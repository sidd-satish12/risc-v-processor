==> flow/design.v <==
module memDP
  #(parameter WIDTH      = 32,
    parameter DEPTH      = 32,
    parameter READ_PORTS = 1,
    parameter BYPASS_EN  = 0    
   )
   ( 
    input                                            clock,
    input                                            reset,
    input        [READ_PORTS-1:0]                    re,      
    input        [READ_PORTS-1:0][(DEPTH==1 ? 1 : $clog2(DEPTH))-1:0] raddr,   
    output logic [READ_PORTS-1:0][WIDTH        -1:0] rdata,   
    input                                            we,      
    input                       [(DEPTH==1 ? 1 : $clog2(DEPTH))-1:0]  waddr,   
    input                       [WIDTH        -1:0]  wdata    
   );
logic [DEPTH-1:0][WIDTH-1:0]  memData;
genvar i;
generate
    for (i = 0; i < READ_PORTS; i++) begin
        always_comb begin
            if (BYPASS_EN != 0) begin : bypass_path
                if (re[i]) begin
                    if (we && (raddr[i] == waddr))
                        rdata[i] = wdata;
                    else
                        rdata[i] = memData[raddr[i]];
                end else begin
                    rdata[i] = '0;
                end
            end else begin : non_bypass_path
                rdata[i] = re[i] ? memData[raddr[i]] : '0;
            end
        end
    end
endgenerate
always_ff @(posedge clock) begin
    if (reset) begin
        memData        <= '0;
    end else if (we) begin
        memData[waddr] <= wdata;
    end
end
endmodule
### Step by step through the tools: memDP

The steps from the RTL of memDP to its reports follow in flow order.
Lines are those of the file above, counted from 1.
Library cell names are shortened.
The mark - stands for no value.

| design | value |
|---|---|
| top module | memDP |
| clock input | clock |
| standard-cell library | sky130hd |
| library corner | tt_025C_1v80 |

### Word level

Counts by Yosys on the flattened word-level netlist (proc, flatten, opt, wreduce; memories kept). Register bits leave out memories and registers merged into their read ports (data or address); mux counts leave out enables and synchronous resets folded into registers. Print and check cells are left out. Cells with the same type and inputs are merged into one.

| word-level totals | value |
|---|---|
| bits in registers | 1024 |
| bits in writable memories | 0 |
| memories kept | 0 |
| clocked read ports x word width | 0 |
| memory bits (read-only) | 0 |
| elaborated cells | 9 |
| output and inout port bits | 32 |
| latch bits | 0 |

| cells by class | value |
|---|---|
| shift-type cells | 3 |
| equality and inequality tests | 0 |
| reductions and logical operators | 0 |
| div/mod/pow operators | 0 |
| $mul | 0 |
| mux-type cells | 1 |
| add/subtract/negate cells | 1 |
| bitwise operators | 3 |
| magnitude comparators | 0 |

Operator list:

| cell | number |
|---|---|
| 1024-bit bitwise AND | 1 |
| 1024-bit OR | 1 |
| 1024-bit by 11-bit variable part select with 32-bit output | 1 |
| 1024-bit inverter | 1 |
| 32-bit by 33-bit variable shift with 1024-bit output | 1 |
| 32-bit by 33-bit variable shift with 1024-bit output with constant A | 1 |
| 10-bit negator with 33-bit output | 1 |
| 32-bit 2-to-1 mux | 1 |

### Logic depth

Longest topological path by Yosys (ltp), each cell counted once; first at word level (registers and memories cut), then after technology mapping (sequential cells cut; the memories' decode and read muxes count).

| logic depth | value |
|---|---|
| depth in word-level cells | 5 |
| ABC_AREA | 0 |
| depth in mapped cells | 15 |
| depth with buffers taken out | 8 |

### Mapped cells and area

Source: synth_stat.txt of the flow (Yosys; design flattened, memories mapped). It holds for the ABC_AREA given above (unset counts as 0); a run with the other value may have another netlist.

| mapped netlist | value |
|---|---|
| mapped area | 48636.6 µm² |
| flip-flops | 1024 |
| buffer cells | 734 |
| sequential area | 20499.7 µm² |
| cell count | 5262 |

Cell types:

| cell | number | area in all (µm²) |
|---|---|---|
| dfxtp_1 | 1024 | 2.05E+04 |
| mux4_2 | 224 | 5.04E+03 |
| a21oi_1 | 804 | 4.02E+03 |
| o31ai_1 | 385 | 2.89E+03 |
| mux2i_1 | 288 | 2.88E+03 |
| nand4_1 | 420 | 2627.52 |
| clkbuf_1 | 539 | 2023.19 |
| nand2b_1 | 260 | 1626.56 |
| nand2_1 | 405 | 1.52E+03 |
| o21ai_0 | 248 | 1241.19 |
| nand3_1 | 201 | 1.01E+03 |
| mux2_2 | 64 | 720.691 |
| buf_2 | 83 | 415.398 |
| buf_1 | 97 | 364.099 |
| o221ai_1 | 33 | 289.027 |
| a22oi_1 | 32 | 240.23 |
| a221oi_1 | 24 | 210.202 |
| a31oi_1 | 32 | 200.192 |

Other cell types: 36; their cells: 99.

### Path before layout

OpenSTA on the mapped netlist: ideal clock, no wires. The path of least setup slack (recovery checks aside). Input and output delay are each 20% of the period. Register names are those of the netlist, which keeps one name where synthesis merged equal registers.

| timing path after synthesis | value |
|---|---|
| path type | input-to-reg |
| start point | input port waddr[0] |
| end point | register memData |
| path slack | 0.369 ns |
| delay of the path | 2.942 ns |
| input delay | 0.828 ns |
| period | 4.14 ns |
| arrival time | 3.644 ns |
| stages on the path | 12 |
| library setup time | 0.126 ns |
| buffers on the path | 4 |
| period reached after synthesis | 3.771 ns |

"delay of the path" = arrival - input delay + setup time.
"stages on the path": output pins that drive a net of the path, with the launching flip-flop's if there is one; two outputs of one cell count as two.
"period reached after synthesis" = period - worst setup slack (recovery checks aside). The figure is calculated, with input and output delays left at 20% of the set period.
Where an end lacks its bit number, it is one bit of the signal, or one of the new flip-flops if synthesis recoded a state register.
Between the ends stands the longest chain of elaborated cells between them, by number of cells; it is not shown to be the way that was timed. Of several equally long chains one is given.
Each line given opens the expression or statement behind the cell; cells for indexed reads and writes are added by Yosys, which also makes memories of some case tables.

| on the way, after synthesis | value |
|---|---|
| path through | clkbuf_1 -> clkinv_1 -> ha_1 -> clkbuf_1 -> nor3b_1 -> ha_1 -> clkbuf_1 -> nand2_1 -> a21oi_1 -> o2111ai_1 -> buf_2 -> mux2i_1 |
| cells in the longest elaborated chain | 5 |
| elaborated cells between the ends (all ways) | 6 |
| classes of those cells | 1 x add/sub; 2 x shift; 3 x logic |

Ends and longest elaborated chain, after synthesis:

| item | line | RTL |
|---|---|---|
| from (decl) | 14 | `input                       [(DEPTH==1 ? 1 : $clog2(DEPTH))-1:0]  waddr,` |
| 10-bit negator with 33-bit output | 41 | `memData[waddr] <= wdata;` |
| 32-bit by 33-bit variable shift with 1024-bit output | 41 |  |
| 1024-bit inverter | 41 |  |
| 1024-bit bitwise AND | 41 |  |
| 1024-bit OR | 41 |  |
| to (assign) | 39 | `memData        <= '0;` |
| to (assign) | 41 |  |
| to (decl) | 17 | `logic [DEPTH-1:0][WIDTH-1:0]  memData;` |

### Timing after layout

Path of least setup slack in the final report of stored run 1 (OpenROAD, finished layout, wires in). Where an end is a register, its clock arrival counts in the times.

| timing path post-layout | value |
|---|---|
| path type | input-to-output |
| start point | input port raddr |
| end point | output port rdata |
| arrival time | 3.12 ns |
| path slack | 0.30 ns |
| period | 4.27 ns |
| buffers on the path | 5 |
| input delay | 0.85 ns |
| stages on the path | 8 |

Where an end lacks its bit number, it is one bit of the signal, or one of the new flip-flops if synthesis recoded a state register.
Between the ends stands the longest chain of elaborated cells between them, by number of cells; it is not shown to be the way that was timed. Of several equally long chains one is given.

| on the way, post-layout | value |
|---|---|
| path through | buf_2 -> buf_4 -> and2_2 -> buf_12 -> a22oi_1 -> a31oi_1 -> buf_4 -> clkdlybuf4s50_1 |
| cells in the longest elaborated chain | 2 |
| elaborated cells between the ends (all ways) | 2 |
| classes of those cells | 1 x shift; 1 x mux |

Ends and longest elaborated chain, post-layout:

| item | line | RTL |
|---|---|---|
| from (decl) | 11 | `input        [READ_PORTS-1:0][(DEPTH==1 ? 1 : $clog2(DEPTH))-1:0] raddr,` |
| 1024-bit by 11-bit variable part select with 32-bit output | 32 | `rdata[i] = re[i] ? memData[raddr[i]] : '0;` |
| 32-bit 2-to-1 mux | 32 |  |
| to (decl) | 12 | `output logic [READ_PORTS-1:0][WIDTH        -1:0] rdata,` |

Hand-over note for memDP

Flow measurements of memDP on sky130hd: 2 stored runs with different settings, listed in no order. Input and output delays are each 20% of the period that was set; the output load is 0.01 pF.
"period achieved": clock period set for the run, less the worst setup slack. It is reckoned from that one timing run; input and output delays stay at 20% of the period that was set.
"critical setup path time" = time allowed to the worst setup path (clock period - input delay - output delay, where it has them) - its slack; a late launch clock adds to it, a late capture clock takes from it.
"power consumption": no workload was simulated; the value follows from the tool's default switching activity.
A setting shown as n/a is not set for that run.

| run | period_ns | SETUP_SLACK_MARGIN | CAP_MARGIN | CORE_MARGIN | CORE_UTILIZATION | SLEW_MARGIN | PLACE_DENSITY_LB_ADDON | CELL_PAD_IN_SITES_GLOBAL_PLACEMENT | TNS_END_PERCENT | CTS_CLUSTER_SIZE | CTS_CLUSTER_DIAMETER | MIN_ROUTING_LAYER | MAX_ROUTING_LAYER | area of the synthesized netlist (µm²) | standard-cell area after routing (µm²) | worst hold slack in the final report (ns) | critical setup path time (ns) | worst setup path type | period achieved (ns) | smallest setup slack (ns) | total negative setup slack (ns) | die area (µm²) | power consumption (mW) | utilization (%) |
|---|---|---|---|---|---|---|---|---|---|---|---|---|---|---|---|---|---|---|---|---|---|---|---|---|
| stored run 1 | 4.27 | 0.44 | 20 | 2 | 40 | 20 | n/a | n/a | n/a | n/a | n/a | n/a | n/a | 48636.6 | 56525.5 | 0.454 | 2.27 | input-to-output | 3.975 | 0.295 | 0.000 | 124397.0 | 21.822 | 47.0 |
| stored run 2 | 4.29 | 0.67 | 20 | 9 | 21 | 20 | 0.27 | 2 | 5 | 39 | 85 | met2 | met5 | 48636.6 | 58279.6 | 0.458 | 2.15 | input-to-output | 3.870 | 0.420 | 0.000 | 249251.0 | 20.531 | 25.3 |

End of note.
